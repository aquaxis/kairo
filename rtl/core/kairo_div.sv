==> flow/design.v <==
`default_nettype none
module kairo_div (
    input  wire        RST_N,
    input  wire        CLK,
    input  wire        INST_DIV,
    input  wire        INST_DIVU,
    input  wire        INST_REM,
    input  wire        INST_REMU,
    input  wire [31:0] RS1,
    input  wire [31:0] RS2,
    output wire        WAIT,
    output wire        READY,
    output wire [31:0] RD
);
  reg [1:0] state;
  localparam S_IDLE = 2'd0;
  localparam S_EXEC = 2'd1;
  localparam S_FIN = 2'd2;
  wire start;
  assign start = INST_DIV | INST_DIVU | INST_REM | INST_REMU;
  reg [31:0] dividend;
  reg [62:0] divisor;
  reg [31:0] quotient, quotient_mask;
  reg outsign;
  reg reg_inst_div, reg_inst_rem;
  always @(posedge CLK) begin
    if (!RST_N) begin
      state <= S_IDLE;
      dividend <= 0;
      divisor <= 0;
      outsign <= 0;
      quotient <= 0;
      quotient_mask <= 0;
      reg_inst_div <= 0;
      reg_inst_rem <= 0;
    end else begin
      case (state)
        S_IDLE: begin
          if (start) begin
            state <= S_EXEC;
            dividend <= ((INST_DIV | INST_REM) & RS1[31]) ? -RS1 : RS1;
            divisor[62:31] <= ((INST_DIV | INST_REM) & RS2[31]) ? -RS2 : RS2;
            divisor[30:0] <= 31'd0;
            outsign <= ((INST_DIV & (RS1[31] ^ RS2[31])) & |RS2) | (INST_REM & RS1[31]);
            quotient <= 32'd0;
            quotient_mask <= 32'h8000_0000;
            reg_inst_div <= INST_DIV | INST_DIVU;
            reg_inst_rem <= INST_REM | INST_REMU;
          end
        end
        S_EXEC: begin
          if (quotient_mask[0]) begin
            state <= S_FIN;
          end
          if (divisor <= dividend) begin
            dividend <= dividend - divisor;
            quotient <= quotient | quotient_mask;
          end
          divisor <= divisor >> 1;
          quotient_mask <= quotient_mask >> 1;
        end
        S_FIN: begin
          state <= S_IDLE;
        end
      endcase
    end
  end
  assign WAIT = (state != S_FIN) & start;
  assign READY = (state == S_FIN);
  assign RD    = (reg_inst_div)?((outsign)?-quotient:quotient):
      ((outsign)?-dividend:dividend);
endmodule   
`default_nettype wire
Step by step through the tools: kairo_div --
Tool output for the design above, in the order of the flow. Lines are those of the file above, counted from 1. Library cell names are shortened. Not given: --
Set-up: design top kairo_div, clock input CLK, standard-cell library sky130hd, timing corner tt_025C_1v80

Word level --
Source: Yosys, flattened and elaborated, memories not mapped. Widths are those after wreduce. Registers that Yosys merges into a memory's read port (data or address) are not register bits. Print and check cells do not count. Equal cells are merged and count once.
Word-level totals: register bits 163, output and inout port bits 34, word-level cells 60
Operators by class: add/subtract/negate cells 5, order comparisons 1, equal/unequal tests 6, multiplexer cells 20, bitwise logic cells 13, reduce/logical cells 8
Operators by type and width (number):
- 32-bit 2-to-1 mux | 11
- 32-bit case mux with 2-bit select | 4
- 32-bit negation | 4
- 63-bit by 32-bit <= comparator with 1-bit output | 1
- 31-bit case mux with 2-bit select | 1
- 32-bit subtractor | 1
- 32-bit bitwise OR | 1
- 32-bit OR reduction | 1
- 31-bit 2-to-1 mux | 1
- 2-bit != test (second input constant) | 4
- 1-bit bitwise AND | 6
- 3-bit AND reduction | 2
- 2-bit case mux with 3-bit select | 1
- 1-bit bitwise OR | 5
- 2-bit AND reduction | 2
- 2-bit 2-to-1 mux | 2
- 3-bit nonzero test | 1
- 2-bit by 1-bit == test with 1-bit output (second input constant) | 1
- 2-bit == test (second input constant) | 1
- 2-bit logical NOT | 1
- 2-bit nonzero test | 1
- 1-bit XOR | 1

Logic depth --
Longest topological path by Yosys (ltp), each cell counted once; first at word level (registers and memories cut), then after technology mapping (sequential cells cut; the memories' decode and read muxes count).
Depth: word-level depth 5, ABC_AREA 0, gate-level depth with buffers 13, depth with buffers taken out 11

Mapped cells and area --
The flow's flattened synthesis, as Yosys stat reports it; memories are mapped. The netlist is that of the ABC_AREA named above (0 if unset); the other value can give another one. Totals and module areas in this step are rounded.
Synthesis totals: cell count 1576, mapped area 11800 µm², area of sequential cells 3280 µm², flip-flop cells 164, buffer cells 104
Cells by type:
- dfxtp_1 | number 164, total area 3.28E+03 µm²
- a21oi_1 | number 181, total area 905.869 µm²
- ha_1 | number 67, total area 838.304 µm²
- nor2_1 | number 205, total area 769.488 µm²
- xnor2_1 | number 67, total area 586.813 µm²
- xor2_1 | number 57, total area 499.229 µm²
- nand2_1 | number 131, total area 491.722 µm²
- a22oi_1 | number 62, total area 465.446 µm²
- o21ai_0 | number 87, total area 435.418 µm²
- inv_1 | number 87, total area 326.563 µm²
- clkbuf_1 | number 86, total area 322.81 µm²
- o31ai_1 | number 28, total area 210.202 µm²
- a211oi_1 | number 24, total area 180.173 µm²
- nand3_1 | number 35, total area 175.168 µm²
- o211ai_1 | number 22, total area 165.158 µm²
- nor4_1 | number 19, total area 118.864 µm²
- a21o_1 | number 15, total area 112.608 µm²
- a31oi_1 | number 18, total area 112.608 µm²
Not listed: further types 56, cells in them 221.

Timing after synthesis --
Path of least setup slack by OpenSTA after synthesis, without wires, with an ideal clock, recovery checks aside; 20% of the period is set as input and as output delay. Where synthesis merged equal registers, the netlist keeps one of their names.
Timing after synthesis: path kind flip-flop to output port, start point register dividend[1], end point output RD[26], clock period 4.6 ns, launch time at the first pin 0.000 ns, data arrival time 2.649 ns, required time 3.680 ns, slack 1.031 ns, delay of the path 2.649 ns, stages on the path 11, path buffers 0, synthesis period reached 3.569 ns
"delay of the path" = arrival - input delay + setup time. At an output port there is no setup time. "stages on the path" counts driving pins, that of a launching flip-flop among them; a cell with two outputs on the path counts twice. "synthesis period reached" is the clock period less the worst setup slack; recovery checks do not enter. This is arithmetic on one report: input and output delays are still those of the set period (20% each). Between the ends stands the longest chain of elaborated cells between them, by number of cells; it is not shown to be the way that was timed. Of several equally long chains one is given. Each line given opens the expression or statement behind the cell; cells for indexed reads and writes are added by Yosys, which also makes memories of some case tables. A register here has more assigning lines than the two given.
Between the ends, after synthesis: cell sequence dfxtp_1 inv_1 ha_1 nor3b_1 nand4_1 or3_1 or4_4 o31ai_2 xnor2_1 nor2_1 a21oi_1, cells in the longest elaborated chain 3, elaborated cells between the ends (all ways) 3, those cells by class add/sub (1); mux (2)
Ends and longest elaborated chain, after synthesis:
- from (decl) | line 21 | reg [31:0] dividend;
- from (assign) | line 41 | dividend <= ((INST_DIV | INST_REM) & RS1[31]) ? -RS1 : RS1;
- from (assign) | line 56 | dividend <= dividend - divisor;
- 32-bit negation | line 71 | ((outsign)?-dividend:dividend);
- 32-bit 2-to-1 mux | line 71
- 32-bit 2-to-1 mux | line 70 | assign RD    = (reg_inst_div)?((outsign)?-quotient:quotient):
- to (decl) | line 13 | output wire [31:0] RD

Path in the finished layout --
From the final timing report of flow run A: the path of least setup slack in the routed layout; clock arrival at registers is part of the times.
Timing after layout: path kind flip-flop to output port, start point register quotient[4], end point output RD[31], clock period 4.34 ns, launch time at the first pin 0.46 ns, data arrival time 3.30 ns, required time 3.47 ns, slack 0.17 ns, stages on the path 10, path buffers 1
Between the ends stands the longest chain of elaborated cells between them, by number of cells; it is not shown to be the way that was timed. Of several equally long chains one is given. A register here has more assigning lines than the two given.
Between the ends, after layout: cell sequence dfxtp_1 nor3_2 nand3_2 or4_4 or3_4 or3_4 o31ai_4 xor2_2 a21oi_2 dlygate4sd2_1, cells in the longest elaborated chain 3, elaborated cells between the ends (all ways) 3, those cells by class add/sub (1); mux (2)
Ends and longest elaborated chain, after layout:
- from (decl) | line 23 | reg [31:0] quotient, quotient_mask;
- from (assign) | line 32 | quotient <= 0;
- from (assign) | line 57 | quotient <= quotient | quotient_mask;
- 32-bit negation | line 70 | assign RD    = (reg_inst_div)?((outsign)?-quotient:quotient):
- 32-bit 2-to-1 mux (2 in a row) | line 70
- to (decl) | line 13 | output wire [31:0] RD

Add stored flow runs of kairo_div

kairo_div through Yosys and OpenROAD on sky130hd: 2 stored runs, unordered, with their settings and measured results. The constraints put input and output delay at 20% of the set period each and load the outputs with 0.01 pF.
"period achieved" = clock period - worst setup slack. The figure is calculated, with input and output delays left at 20% of the set period.
By "time used up by the worst setup path" is meant the share of the clock period that the worst setup path is allowed (20% is reserved at inputs, 20% at outputs), minus its slack. Clock arrival times at its registers enter into it.
"power consumption" is the tool's figure for a default switching activity; nothing was simulated.
Measured values are rounded.

* Flow run A | settings: period_ns 4.34; CORE_UTILIZATION 27; CORE_ASPECT_RATIO 0.76; CORE_MARGIN 5; CELL_PAD_IN_SITES_GLOBAL_PLACEMENT 2; GPL_TIMING_DRIVEN 1; GPL_ROUTABILITY_DRIVEN 0; CAP_MARGIN 0; MAX_ROUTING_LAYER met4; SLEW_MARGIN 20 | results: overall die area 48000 µm²; setup slack of the critical path 0.170 ns; period achieved 4.170 ns; Yosys chip area after synthesis 11800 µm²; power consumption 0.0051 W; time used up by the worst setup path 3.30 ns; worst setup path kind flip-flop to output port; sum of negative setup slack 0.000 ns; final utilization 0.332
* Flow run B | settings: period_ns 4.64; CAP_MARGIN 20; CORE_MARGIN 2; CORE_UTILIZATION 40; SLEW_MARGIN 20 | results: overall die area 30900 µm²; setup slack of the critical path 0.197 ns; period achieved 4.443 ns; Yosys chip area after synthesis 11800 µm²; power consumption 0.00467 W; time used up by the worst setup path 3.52 ns; worst setup path kind flip-flop to output port; sum of negative setup slack 0.000 ns; final utilization 0.476
