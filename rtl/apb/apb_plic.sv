==> flow/design.v <==
`default_nettype none
module apb_plic (
    input  wire        RST_N,
    input  wire        CLK,
    input  wire        S_APB_PSEL,
    input  wire        S_APB_PENABLE,
    input  wire        S_APB_PWRITE,
    output wire        S_APB_PREADY,
    input  wire [15:0] S_APB_PADDR,
    input  wire [31:0] S_APB_PWDATA,
    output wire [31:0] S_APB_PRDATA,
    output wire        S_APB_PSLVERR,
    input  wire [31:0] INT_IN,
    output wire        INTERRUPT
);
  localparam A_STAT = 16'h0000;
  localparam A_MASK = 16'h0004;
  localparam A_SET = 16'h0008;
  localparam A_SIG = 16'h000C;
  localparam A_FLIP = 16'h001C;
  wire wr_ena, rd_ena, wr_ack, rd_ack;
  reg rd_ena_d;
  reg [31:0] reg_rdata;
  assign wr_ena = (S_APB_PSEL & S_APB_PENABLE & S_APB_PWRITE) ? 1'b1 : 1'b0;
  assign rd_ena = (S_APB_PSEL & S_APB_PENABLE & ~S_APB_PWRITE) ? 1'b1 : 1'b0;
  assign wr_ack = wr_ena;
  assign rd_ack = rd_ena_d & rd_ena;
  reg [31:0] reg_int, reg_mask, reg_flip;
  always @(posedge CLK) begin
    if (!RST_N) begin
      reg_mask <= 0;
      reg_flip <= 0;
    end else begin
      if (wr_ena) begin
        case (S_APB_PADDR[15:0] & 16'hFFFC)
          A_MASK: reg_mask <= S_APB_PWDATA;
          A_FLIP: reg_flip <= S_APB_PWDATA;
          default: begin
          end
        endcase
      end
    end
  end
  generate
    for (genvar i = 0; i < 32; i = i + 1) begin
      always @(posedge CLK) begin
        if (!RST_N) begin
          reg_int[i] <= 0;
        end else begin
          if (INT_IN[i] ^ reg_flip[i]) begin
            reg_int[i] <= 1'b1;
          end else if(wr_ena && ((S_APB_PADDR[15:0] & 16'hFFFC) == A_STAT) && S_APB_PWDATA[i]) begin
            reg_int[i] <= 1'b0;
          end else if (wr_ena && ((S_APB_PADDR[15:0] & 16'hFFFC) == A_SET)) begin
            reg_int[i] <= S_APB_PWDATA[i];
          end
        end
      end
    end
  endgenerate
  always @(posedge CLK) begin
    if (!RST_N) begin
      rd_ena_d        <= 1'b0;
      reg_rdata[31:0] <= 32'd0;
    end else begin
      rd_ena_d <= rd_ena & ~rd_ack;
      case (S_APB_PADDR[15:0] & 16'hFFFC)
        A_STAT:  reg_rdata[31:0] <= reg_int;
        A_MASK:  reg_rdata[31:0] <= reg_mask;
        A_SIG:   reg_rdata[31:0] <= INT_IN;
        A_FLIP:  reg_rdata[31:0] <= reg_flip;
        default: reg_rdata[31:0] <= 32'd0;
      endcase
    end
  end
  assign S_APB_PREADY       = (wr_ack | rd_ack);
  assign S_APB_PRDATA[31:0] = (rd_ack) ? reg_rdata[31:0] : 32'd0;
  assign S_APB_PSLVERR      = 1'b0;
  assign INTERRUPT          = ((reg_int & reg_mask) != 0) ? 1'b1 : 1'b0;
endmodule
`default_nettype wire
# Reports on apb_plic
# Tool output for the design above, in the order of the flow.
# Lines are those of the file above, counted from 1.
# Operators: Yosys type, input widths -> output width; for muxes data width and select width s.
# Cell names lack the library's common part.
# A cell with -- has no value.
# setup
top	apb_plic
clock	CLK
lib	sky130hd
corner	tt_025C_1v80

# Word level
# Yosys after proc, flatten, opt, wreduce and memory -nomap, before mapping. Memory bits, and registers merged into a memory's read port (data or address), are not among the register bits. Print and check cells are not counted. Equal cells are merged and count once.
# classes
n_addsub	0
mul	0
div_mod_pow	0
n_cmp	0
eq_ne	4
shift	0
mux	101
bitwise	41
reduce_and_logical	70
# ops
op	count
$pmux 32 s4	1
$mux 1	99
$reduce_bool 3->1	32
$logic_and 1x1->1	34
$xor 1x1->1	32
$and 32x32->32	1
$reduce_bool 32->1	1
$mux 32	1
$eq 14x2->1 const B	2
$logic_not 16->1	1
$eq 14x1->1 const B	1
$eq 14x3->1 const B	1
$and 1x1->1	5
$reduce_and 2->1	2
$not 1->1	2
$or 1x1->1	1
# bits
reg_bits	129
latchBits	0
ramBits	0
mem_bits_ro	0
clocked_rd_ports_x_width	0
memories	0
input_bits	85
output_inout_bits	35
wordCells	252

# Longest topological paths
# Yosys ltp: most cells in a row. Word level: on the elaborated netlist, between registers, memories and ports. Mapped: between sequential cells and ports; inverters and the memories' decode and read muxes count.
# logic_depth
ltp_word	7
ABC_AREA	0
mapped_depth	8

# Synthesis result
# Yosys stat after the flow's synthesis: flattened, memories mapped to cells. It holds for the ABC_AREA given above (unset counts as 0); a run with the other value may have another netlist.
# synth_totals
cells	739
synth_area_um2	6282.3
seq_area_um2	2582.5
flip_flops	129
n_buf	62
# by_type
cell_type	count
dfxtp_1	129
nand2_1	146
a21boi_1	55
mux2_2	32
a21boi_0	41
xnor2_1	32
a21oi_1	47
a22oi_1	31
and2_1	32
o22ai_1	32
a222oi_1	17
nor3_1	32
clkbuf_1	36
buf_2	21
nor2_1	20
nor4_2	3
or4_1	5
buf_6	3
# Other cell types: 17; their cells: 25.

# Path before layout
# OpenSTA on the mapped netlist: ideal clock, no wires. The path of least setup slack (recovery checks aside). Input and output delay are each 20% of the period. Register names are those of the netlist, which keeps one name where synthesis merged equal registers.
# synth_path
kind	in2reg
start	in S_APB_PADDR[11]
end	reg reg_mask[10]
tclk_ns	3.11
t_first_pin_ns	0.622
arrival_ns	2.411
required_time_ns	2.994
slack_ns	0.582
path_delay_ns	1.905
driving_pins	7
n_path_buf	2
period_less_setup_slack_ns	2.528
# "path_delay_ns" is the arrival time less input delay plus setup time.
# "driving_pins" counts driving pins, that of a launching flip-flop among them; a cell with two outputs on the path counts twice.
# "period_less_setup_slack_ns" = period - worst setup slack (recovery checks aside). The figure is calculated, with input and output delays left at 20% of the set period.
# The rows between start and end are the longest chain of elaborated cells between them; the timing report does not say that the signal goes this way. Where chains are equally long, one stands for them.
# Each line given opens the expression or statement behind the cell; cells for indexed reads and writes are added by Yosys, which also makes memories of some case tables.
# synth_via
path_cell_list	or4_4 or4_1 or3b_1 buf_2 buf_6 nand2_1 a21boi_1
elab_chain_len	2
cells_between	2
classes_between	eq/ne (1); reduce/logical (1)
# synth_rtl
element	line_no	text
from (decl)	9	input  wire [15:0] S_APB_PADDR,
$eq 14x1->1	35	case (S_APB_PADDR[15:0] & 16'hFFFC)
$reduce_and 2->1	--
to (assign)	31	reg_mask <= 0;
to (assign)	36	A_MASK: reg_mask <= S_APB_PWDATA;
to (decl)	28	reg [31:0] reg_int, reg_mask, reg_flip;

# Timing after layout
# From the final timing report of flow run A: the path of least setup slack in the routed layout; clock arrival at registers is part of the times.
# layout_path
kind	in2out
start	in S_APB_PENABLE
end	out S_APB_PRDATA[17]
tclk_ns	2.74
output_delay_ns	0.55
t_first_pin_ns	0.55
arrival_ns	2.02
required_time_ns	2.19
slack_ns	0.17
driving_pins	6
n_path_buf	3
# The rows between start and end are the longest chain of elaborated cells between them; the timing report does not say that the signal goes this way. Where chains are equally long, one stands for them.
# layout_via
path_cell_list	clkdlybuf4s50_1 nand2_1 nor3b_2 buf_6 and2_1 dlygate4sd2_1
elab_chain_len	5
cells_between	5
classes_between	mux (2); logic (3)
# layout_rtl
element	line_no	text
from (decl)	6	input  wire        S_APB_PENABLE,
$and 1x1->1 (2 in a row)	25	assign rd_ena = (S_APB_PSEL & S_APB_PENABLE & ~S_APB_PWRITE) ? 1'b1 : 1'b0;
$mux 1	25
$and 1x1->1	27	assign rd_ack = rd_ena_d & rd_ena;
$mux 32	77	assign S_APB_PRDATA[31:0] = (rd_ack) ? reg_rdata[31:0] : 32'd0;
to (decl)	11	output wire [31:0] S_APB_PRDATA,

# Top module apb_plic; platform sky130hd; tools Yosys and OpenROAD; 2 stored runs in no particular order. Input and output delays are each 20% of the period that was set; the output load is 0.01 pF.
# "worst_path_allowed_less_slack_ns" = time allowed to the worst setup path (clock period - input delay - output delay, where it has them) - its slack; a late launch clock adds to it, a late capture clock takes from it.
# By "fin_power_w" is meant OpenSTA's value without simulated activity: inputs other than the clock are taken to toggle once in ten clock periods, and the tool carries that through the logic.
# Settings: - = not set for that run.
setting or result,flow run A,flow run B
period_ns,2.74,1.73
CORE_UTILIZATION,33,40
PLACE_DENSITY,0.46,-
CORE_ASPECT_RATIO,0.8,-
CORE_MARGIN,5,2
CELL_PAD_IN_SITES_GLOBAL_PLACEMENT,2,-
TNS_END_PERCENT,50,-
ABC_AREA,0,-
GPL_ROUTABILITY_DRIVEN,1,-
CTS_CLUSTER_SIZE,94,-
CTS_CLUSTER_DIAMETER,246,-
CAP_MARGIN,30,20
MAX_ROUTING_LAYER,met5,-
SLEW_MARGIN,20,20
fin_tns_ns,0.000,-38.633
ys_area_um2,6282.3,6282.3
design_die_area_um2,21913.9,16723.7
cell_area_final_um2,8709.6,10837.9
fin_power_w,0.00473,0.0073
worst_path_allowed_less_slack_ns,1.47,1.82
worstPathKind,in2out,reg2out
setup_worst_slack_ns,0.172,-0.435
